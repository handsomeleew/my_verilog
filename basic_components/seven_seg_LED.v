==> flow/design.v <==
`timescale 1ns / 1ps
module seven_seg_LED(
input [3:0] num1,num2,
input cin,clk,
output reg [7:0] an,
output [6:0] gout,
output cout
    );
reg a1,a2,a3,a4,b1,b2,b3,b4;
reg [6:0] gout;
reg [1:0] pos;
wire [3:0] sum;
reg [3:0] gin;
reg [10:0] segclk;
always @(*) 
begin 
	case (pos)
		2'b00: an =8'b1111_1110; 
		2'b01: an =8'b0111_1111;
		2'b10: an =8'b1011_1111;
		2'b11: an =8'b1111_1111;
		default;
	endcase
end
always @(posedge clk) 
begin
	segclk=segclk+1; 
	if(segclk[10]==1) 
	begin
		segclk=0;
		case (pos)
			2'b00:
				begin
					pos=2'b01;
					gin=num1;
				end
			2'b01:
				begin
					pos=2'b10;
					gin=num2;
				end
			2'b10:
				begin
					pos=2'b11;
					gin=sum;
				end
			2'b11:
				begin
					pos=2'b00;
				end
			default ;
		endcase
	end
end
always @(*) 
begin 
	case (gin)
		4'h0:gout=7'b000_0001;
		4'h1:gout=7'b100_1111;
		4'h2:gout=7'b001_0010;
		4'h3:gout=7'b000_0110;
		4'h4:gout=7'b100_1100;
		4'h5:gout=7'b010_0100;
		4'h6:gout=7'b010_0000;
		4'h7:gout=7'b000_1111;
		4'h8:gout=7'b000_0000;
		4'h9:gout=7'b000_1100;
		4'ha:gout=7'b000_1000;
		4'hb:gout=7'b110_0000;
		4'hc:gout=7'b111_0010;
		4'hd:gout=7'b100_0010;
		4'he:gout=7'b011_0000;
		4'hf:gout=7'b011_1000;
		default :gout=7'b111_1111;
	endcase
end
endmodule
---- From RTL to reports: seven_seg_LED ----
What the tools print for seven_seg_LED, step after step.
Line numbers count from 1 in the design file above.
Library cell names are shortened.
Not given: -
design
  design top .............................. seven_seg_LED
  clock ................................... clk
  standard-cell library ................... sky130hd
  corner .................................. tt_025C_1v80

---- After elaboration ----
Counts by Yosys on the flattened word-level netlist (proc, flatten, opt, wreduce; memories kept). Print and check cells are left out. Cells with the same type and inputs are merged into one.
Yosys's memory passes give these memory sizes; they may raise the number of words (mostly to a power of two), join words into wider ones and drop unused or constant bits.
cells by class
  $add $sub $neg .......................... 1
  equality and inequality tests ........... 3
  mux-type cells .......................... 4
  bitwise operators ....................... 1
  reduce/logical cells .................... 2
operator list
  kind                                    number
  case mux 8 bit (select 4 bit)           1
  case mux 4 bit (select 3 bit)           1
  adder 11 x 1 -> 11 bit with constant B  1
  case mux 2 bit (select 4 bit)           1
  == test 2 bit with constant B           2
  two-way mux 4 bit                       1
  == test 2 x 1 -> 1 bit with constant B  1
  logical NOT 2 bit                       1
  AND reduction 2 bit                     1
  inverter 1 bit                          1
storage and ports
  flip-flop bits (word level) ............. 17
  ROM bits ................................ 112
  word width x clocked read ports ......... 7
  memories kept ........................... 1
  output and inout port bits .............. 16
  word-level cells ........................ 16
memories
  memory            words  width  read ports  write ports  line  RTL
  (name not given)  16     7      1           0            57    case (gin)

---- Depth ----
Yosys ltp: most cells in a row. Word level: on the elaborated netlist, between registers, memories and ports. Mapped: between sequential cells and ports; inverters and the memories' decode and read muxes count.
depth
  depth after elaboration ................. 4
  ABC_AREA ................................ 0
  gate-level depth with buffers ........... 9
  gate-level depth less buffers ........... 9

---- Synthesis result ----
The flow's flattened synthesis, as Yosys stat reports it; memories are mapped. The netlist is that of the ABC_AREA named above (0 if unset); the other value can give another one.
cells by type
  type      number  total area (µm²)
  dfxtp_1   17      340.326
  edfxtp_1  8       240.23
  mux2i_1   9       90.086
  mux2_2    7       78.826
  ha_1      6       75.072
  buf_4     6       45.043
  xor2_1    5       43.792
  nor2_1    9       33.782
  nand2_1   8       30.029
  a211oi_1  3       22.522
  nor4_4    1       21.27
  and3_1    3       18.768
  inv_1     5       18.768
  nand3_4   1       17.517
  xnor2_1   2       17.517
  nand3_1   3       15.014
  o21ai_0   3       15.014
  a211oi_2  1       12.512
Not listed: further types 11, cells in them 13.
synthesis totals
  standard cells after synthesis .......... 110
  cell area after synthesis ............... 1,218.7 µm²
  sequential area ......................... 580.6 µm²
  mapped flip-flops ....................... 25

---- Timing after synthesis ----
OpenSTA on the mapped netlist: ideal clock, no wires. The path of least setup slack (recovery checks aside). Input and output delay are each 20% of the period. Register names are those of the netlist, which keeps one name where synthesis merged equal registers.
timing path after synthesis
  kind .................................... reg2reg
  start ................................... register segclk[0]
  end ..................................... register (no name shown)
  period .................................. 3,140 ps
  time at the first pin ................... 0 ps
  arrival ................................. 2,472 ps
  slack ................................... 583 ps
  delay of the path ....................... 2,558 ps
  stages on the path ...................... 8
  buffers on the path ..................... 0
  period reached after synthesis .......... 2,557 ps
"delay of the path" is the arrival time less input delay plus setup time.
"stages on the path": output pins that drive a net of the path, with the launching flip-flop's if there is one; two outputs of one cell count as two.
"period reached after synthesis" is the clock period less the worst setup slack; recovery checks do not enter. This is arithmetic on one report: input and output delays are still those of the set period (20% each).
The rows between start and end are the longest chain of elaborated cells between them; the timing report does not say that the signal goes this way. Where chains are equally long, one stands for them.
Each line given opens the expression or statement behind the cell; cells for indexed reads and writes are added by Yosys, which also makes memories of some case tables.
between the ends, after synthesis
  cells stage by stage .................... dfxtp_1 > ha_1 > nand3_4 > nor4_4 > mux2i_1 > ha_1 > mux2i_1 > a211oi_1
  cells in the longest elaborated chain ... 3
  elaborated cells on any way between the ends .. 3
  RTL lines with such cells ............... 1
  classes of those cells .................. 1 x add/sub; 1 x mux; 1 x reduce/logical
RTL lines, path after synthesis
  item                    line  RTL
  start: declaration      14    reg [10:0] segclk;
  start: assignment       27    segclk=segclk+1;
  start: assignment       30    segclk=0;
  adder 11 x 1 -> 11 bit  27
  AND reduction 2 bit     -
  two-way mux 4 bit       -

---- Timing after layout ----
Path of least setup slack in the final report of run 1 (OpenROAD, finished layout, wires in). Where an end is a register, its clock arrival counts in the times.
The path's times are printed in steps of 10 ps; the period is the one set.
timing path after layout
  kind .................................... reg2reg
  start ................................... register (no name shown)
  end ..................................... register (no name shown)
  period .................................. 1,740 ps
  time at the first pin ................... 340 ps
  arrival ................................. 2,560 ps
  slack ................................... -590 ps
  stages on the path ...................... 8
  buffers on the path ..................... 2
between the ends, after layout
  cells stage by stage .................... edfxtp_1 > nand2b_4 > nor4_4 > mux2i_2 > buf_4 > buf_6 > nor2_1 > o32ai_1
Chain of elaborated cells between the ends: none given.

2 stored runs of seven_seg_LED in the flow (synthesis by Yosys, layout by OpenROAD, sky130hd cells), in arbitrary order. Constraints: input delay and output delay 20% of the set period each, output load 0.01 pF.
"period achieved" means the clock period less the worst setup slack. The figure is calculated, with input and output delays left at 20% of the set period.
"critical path time" = time allowed to the worst setup path (clock period - input delay - output delay, where it has them) - its slack; a late launch clock adds to it, a late capture clock takes from it.
By "total power after layout" is meant OpenSTA's value without simulated activity: inputs other than the clock are taken to toggle once in ten clock periods, and the tool carries that through the logic.
"critical path time" is known to 10 ps.

======== run 1 ========
==> flow/run.sh <==
#!/bin/bash
# the make line also repeats the synthesis and layout settings of config.mk as NAME=value (left out here)
make -C /OpenROAD-flow-scripts/flow DESIGN_CONFIG=/design/flow/config.mk WORK_HOME=/design/flow/orfs CLKGATE_MAP_FILE= finish
==> flow/config.mk <==
export PLATFORM = sky130hd
export DESIGN_NAME = seven_seg_LED
export DESIGN_NICKNAME = seven_seg_LED
export VERILOG_FILES = /design/flow/design.v
export SDC_FILE = /design/flow/constraint.sdc
export NUM_CORES = 4
export LEC_CHECK = 0
export CAP_MARGIN = 25
export CORE_MARGIN = 2
export CORE_UTILIZATION = 58
export HOLD_SLACK_MARGIN = 0.29
export MIN_ROUTING_LAYER = met2
export SETUP_SLACK_MARGIN = 0.34
export SLEW_MARGIN = 20
==> flow/constraint.sdc <==
create_clock -name core_clock -period 1.74 [get_ports {clk}]
set_input_delay 0.3480 -clock core_clock [delete_from_list [all_inputs] [get_ports {clk}]]
set_output_delay 0.3480 -clock core_clock [all_outputs]
set_load 0.01 [all_outputs]

-------- measured, run 1 --------
  setup slack of the worst path ........... -593 ps
  final worst hold slack .................. 476 ps
  standard-cell area of the final layout .. 1,866.8 µm²
  final setup TNS ......................... -4,093 ps
  die footprint ........................... 2,484.0 µm²
  total power after layout ................ 0.9292 mW
  period achieved ......................... 2,333 ps
  final utilization ....................... 94.2%
  synthesized cell area ................... 1,218.7 µm²
  critical path time ...................... 2,330 ps
  worst setup path type ................... reg2reg

======== run 2 ========
==> flow/run.sh <==
#!/bin/bash
# the make line also repeats the synthesis and layout settings of config.mk as NAME=value (left out here)
make -C /OpenROAD-flow-scripts/flow DESIGN_CONFIG=/design/flow/config.mk WORK_HOME=/design/flow/orfs CLKGATE_MAP_FILE= finish
==> flow/config.mk <==
export PLATFORM = sky130hd
export DESIGN_NAME = seven_seg_LED
export DESIGN_NICKNAME = seven_seg_LED
export VERILOG_FILES = /design/flow/design.v
export SDC_FILE = /design/flow/constraint.sdc
export NUM_CORES = 4
export LEC_CHECK = 0
export CAP_MARGIN = 20
export CORE_MARGIN = 2
export CORE_UTILIZATION = 46
export CTS_CLUSTER_DIAMETER = 116
export CTS_CLUSTER_SIZE = 68
export GPL_TIMING_DRIVEN = 0
export MAX_ROUTING_LAYER = met5
export PLACE_DENSITY_LB_ADDON = 0.03
export SETUP_SLACK_MARGIN = 0.73
export SLEW_MARGIN = 20
==> flow/constraint.sdc <==
create_clock -name core_clock -period 3.94 [get_ports {clk}]
set_input_delay 0.7880 -clock core_clock [delete_from_list [all_inputs] [get_ports {clk}]]
set_output_delay 0.7880 -clock core_clock [all_outputs]
set_load 0.01 [all_outputs]

-------- measured, run 2 --------
  setup slack of the worst path ........... 1,112 ps
  final worst hold slack .................. 441 ps
  standard-cell area of the final layout .. 1,486.4 µm²
  final setup TNS ......................... 0 ps
  die footprint ........................... 3,076.9 µm²
  total power after layout ................ 0.4021 mW
  period achieved ......................... 2,828 ps
  final utilization ....................... 59.5%
  synthesized cell area ................... 1,218.7 µm²
  critical path time ...................... 2,830 ps
  worst setup path type ................... reg2reg
